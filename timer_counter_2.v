==> flow/design.v <==
module timer_counter_2
#(parameter n=8)
(
input clk,
input reset_n,
input [n-1:0] final_value,
output done
);
reg [n-1:0] Q_current,Q_next;
always @(posedge clk,negedge reset_n)
begin
	if(reset_n==0)
		Q_current=1'b0;
	else
		Q_current<=Q_next;
end
assign done=Q_current==final_value?1'b1:1'b0;
always @(Q_current,final_value)
begin
	if(Q_current==final_value)
		Q_next=0;
	else
		Q_next=Q_current+1;
end
endmodule
Tool chain data of timer_counter_2
Tool output for the design above, in the order of the flow. Line numbers count from 1 in the design file above. A cell with - has no value.

Top: timer_counter_2. Clock input: clk. Library: sky130hd. Timing corner: tt_025C_1v80.

Word-level counts
Yosys after proc, flatten, opt, wreduce and memory -nomap, before mapping. Enables and synchronous resets that opt folds into registers are not counted as muxes. Memory bits, and registers merged into a memory's read port (data or address), are not among the register bits. Print and check cells are not counted. Equal cells are merged and count once.

Add/sub/neg operators: 1. For equality and inequality tests the number is 1. For multiplexer cells the number is 2.

Operator list (number): 8-bit by 1-bit adder with 8-bit output (second input constant) (1); 8-bit == test (1); 8-bit 2-to-1 mux (1); 1-bit 2-to-1 mux (1).

The figure for register bits is 8. The entry for input bits reads 10. Elaborated cells: 5.

Logic depth
Depth = most cells in a row (Yosys ltp): at word level without a register or memory, in the mapped netlist without a sequential cell, where the memories' decode and read muxes count.

Depth after elaboration: 2. The entry for ABC_AREA reads 1. For depth in mapped cells the number is 7.

After synthesis
Yosys stat after the flow's synthesis: flattened, memories mapped to cells. It holds for the ABC_AREA given above (unset counts as 0); a run with the other value may have another netlist.

For mapped cells the number is 86. The entry for chip area (Yosys) reads 534.3 sq um. Under area of sequential cells stands 200.2 sq um. The figure for flip-flops is 8. The entry for buffers reads 0.

Cells by type (number): sky130_fd_sc_hd__dfrtp_1 (8); sky130_fd_sc_hd__nand2_1 (31); sky130_fd_sc_hd__inv_1 (18); sky130_fd_sc_hd__nor2_1 (17); sky130_fd_sc_hd__xor2_1 (2); sky130_fd_sc_hd__ha_1 (1); sky130_fd_sc_hd__nand4_1 (2); sky130_fd_sc_hd__nor2_4 (1); sky130_fd_sc_hd__nand3_1 (2); sky130_fd_sc_hd__o21ai_0 (2); sky130_fd_sc_hd__xnor2_1 (1); sky130_fd_sc_hd__inv_2 (1).

Path before layout
Path of least setup slack by OpenSTA after synthesis, without wires, with an ideal clock, recovery checks aside; 20% of the period is set as input and as output delay. Where synthesis merged equal registers, the netlist keeps one of their names.

Kind: reg2out. Start: register Q_current[2]. End: output done. The entry for period reads 1.93 ns. For external output delay the number is 0.386 ns. For launch time at the first pin the number is 0.000 ns. Arrival: 0.883 ns. The entry for data required time reads 1.544 ns. Slack: 0.661 ns. Under delay of the path stands 0.883 ns. For driving pins on the path the number is 6. The entry for path buffers reads 0. The entry for synthesis period reached reads 1.269 ns.

"delay of the path" = arrival - input delay + setup time. At an output port there is no setup time. "driving pins on the path" counts driving pins, that of a launching flip-flop among them; a cell with two outputs on the path counts twice. "synthesis period reached" is the clock period less the worst setup slack; recovery checks do not enter. This is arithmetic on one report: input and output delays are still those of the set period (20% each). The rows between start and end are the longest chain of elaborated cells between them; the timing report does not say that the signal goes this way. Where chains are equally long, one stands for them. A line is the first line of the expression or statement that the cell stems from. Yosys adds cells for indexed reads and writes and turns some case tables into memories.

Path through: sky130_fd_sc_hd__dfrtp_1 -> sky130_fd_sc_hd__nor2_1 -> sky130_fd_sc_hd__nor2_1 -> sky130_fd_sc_hd__nor2_1 -> sky130_fd_sc_hd__nand2_1 -> sky130_fd_sc_hd__nor2_4. The entry for length of the longest elaborated chain reads 2. The entry for elaborated cells on any way between the ends reads 2. Classes of those cells: 1 x eq/ne; 1 x mux.

RTL lines, path post-synthesis: from (decl) (RTL line 9) `reg [n-1:0] Q_current,Q_next;`; from (assign) (RTL line 13) `Q_current=1'b0;`; from (assign) (RTL line 15) `Q_current<=Q_next;`; 8-bit == test (RTL line 17) `assign done=Q_current==final_value?1'b1:1'b0;`; 1-bit 2-to-1 mux (RTL line 17); to (decl) (RTL line 7) `output done`.

Timing after layout
From the final timing report of run 1: the path of least setup slack in the routed layout; clock arrival at registers is part of the times.

Kind: in2out. Start: input final_value[2]. End: output done. The entry for period reads 1.94 ns. For input delay the number is 0.39 ns. For external output delay the number is 0.39 ns. For launch time at the first pin the number is 0.39 ns. Arrival: 1.43 ns. The entry for data required time reads 1.55 ns. Slack: 0.12 ns. For driving pins on the path the number is 8. The entry for path buffers reads 2.

The rows between start and end are the longest chain of elaborated cells between them; the timing report does not say that the signal goes this way. Where chains are equally long, one stands for them.

Path through: sky130_fd_sc_hd__clkdlybuf4s50_1 -> sky130_fd_sc_hd__nand2_1 -> sky130_fd_sc_hd__inv_1 -> sky130_fd_sc_hd__nor2_1 -> sky130_fd_sc_hd__nor2_1 -> sky130_fd_sc_hd__nand2_1 -> sky130_fd_sc_hd__nor2_4 -> sky130_fd_sc_hd__buf_6. The entry for length of the longest elaborated chain reads 2. The entry for elaborated cells on any way between the ends reads 2. Classes of those cells: 1 x eq/ne; 1 x mux.

RTL lines, path post-layout: from (decl) (RTL line 6) `input [n-1:0] final_value,`; 8-bit == test (RTL line 17) `assign done=Q_current==final_value?1'b1:1'b0;`; 1-bit 2-to-1 mux (RTL line 17); to (decl) (RTL line 7) `output done`.

# Flow runs of timer_counter_2

Module timer_counter_2, platform sky130hd: 2 stored runs of the flow (Yosys, OpenROAD) with differing settings, in no particular order. Input and output delays are each 20% of the period that was set; the output load is 0.01 pF. "achieved period" is the run's clock period less its worst setup slack. It is reckoned from that one timing run; input and output delays stay at 20% of the period that was set. "worst path time": the worst setup path's part of the clock period (all of it between registers, 20% less for each end at a port) less its slack. A launch clock that arrives late makes it longer, a capture clock that arrives late makes it shorter. "total power of the final layout": no workload was simulated; the value follows from the tool's default switching activity.

Run 1 has these settings: period_ns 1.94; CORE_UTILIZATION 15; SETUP_SLACK_MARGIN 0.06; PLACE_DENSITY 0.75; CORE_MARGIN 2; CELL_PAD_IN_SITES_GLOBAL_PLACEMENT 1; CELL_PAD_IN_SITES_DETAIL_PLACEMENT 1; ABC_AREA 1; GPL_TIMING_DRIVEN 0; CTS_CLUSTER_SIZE 65; SLEW_MARGIN 10; MIN_ROUTING_LAYER met1; CAP_MARGIN 20. For the worst path time the run shows 1.04 ns. Critical path kind: in2out. The achieved period is 1.816 ns. The setup TNS is 0.000 ns. The final design utilization comes to 21.9 %. The measured area of the standard cells in the finished layout is 740.7 sq um. The worst setup slack after layout comes to 0.124 ns. The die outline area is 4055.1 sq um. The total power of the final layout comes to 876.3 uW. The synthesis area reads 534.3 sq um.

Run 2 has these settings: period_ns 2.09; CORE_UTILIZATION 68; SETUP_SLACK_MARGIN 0.0; PLACE_DENSITY_LB_ADDON 0.24; CORE_MARGIN 7; CELL_PAD_IN_SITES_GLOBAL_PLACEMENT 0; TNS_END_PERCENT 55; MIN_ROUTING_LAYER met1; MAX_ROUTING_LAYER met4; CAP_MARGIN 20; SLEW_MARGIN 20. Outcome: unfinished; error PDN-0185 in floorplanning.
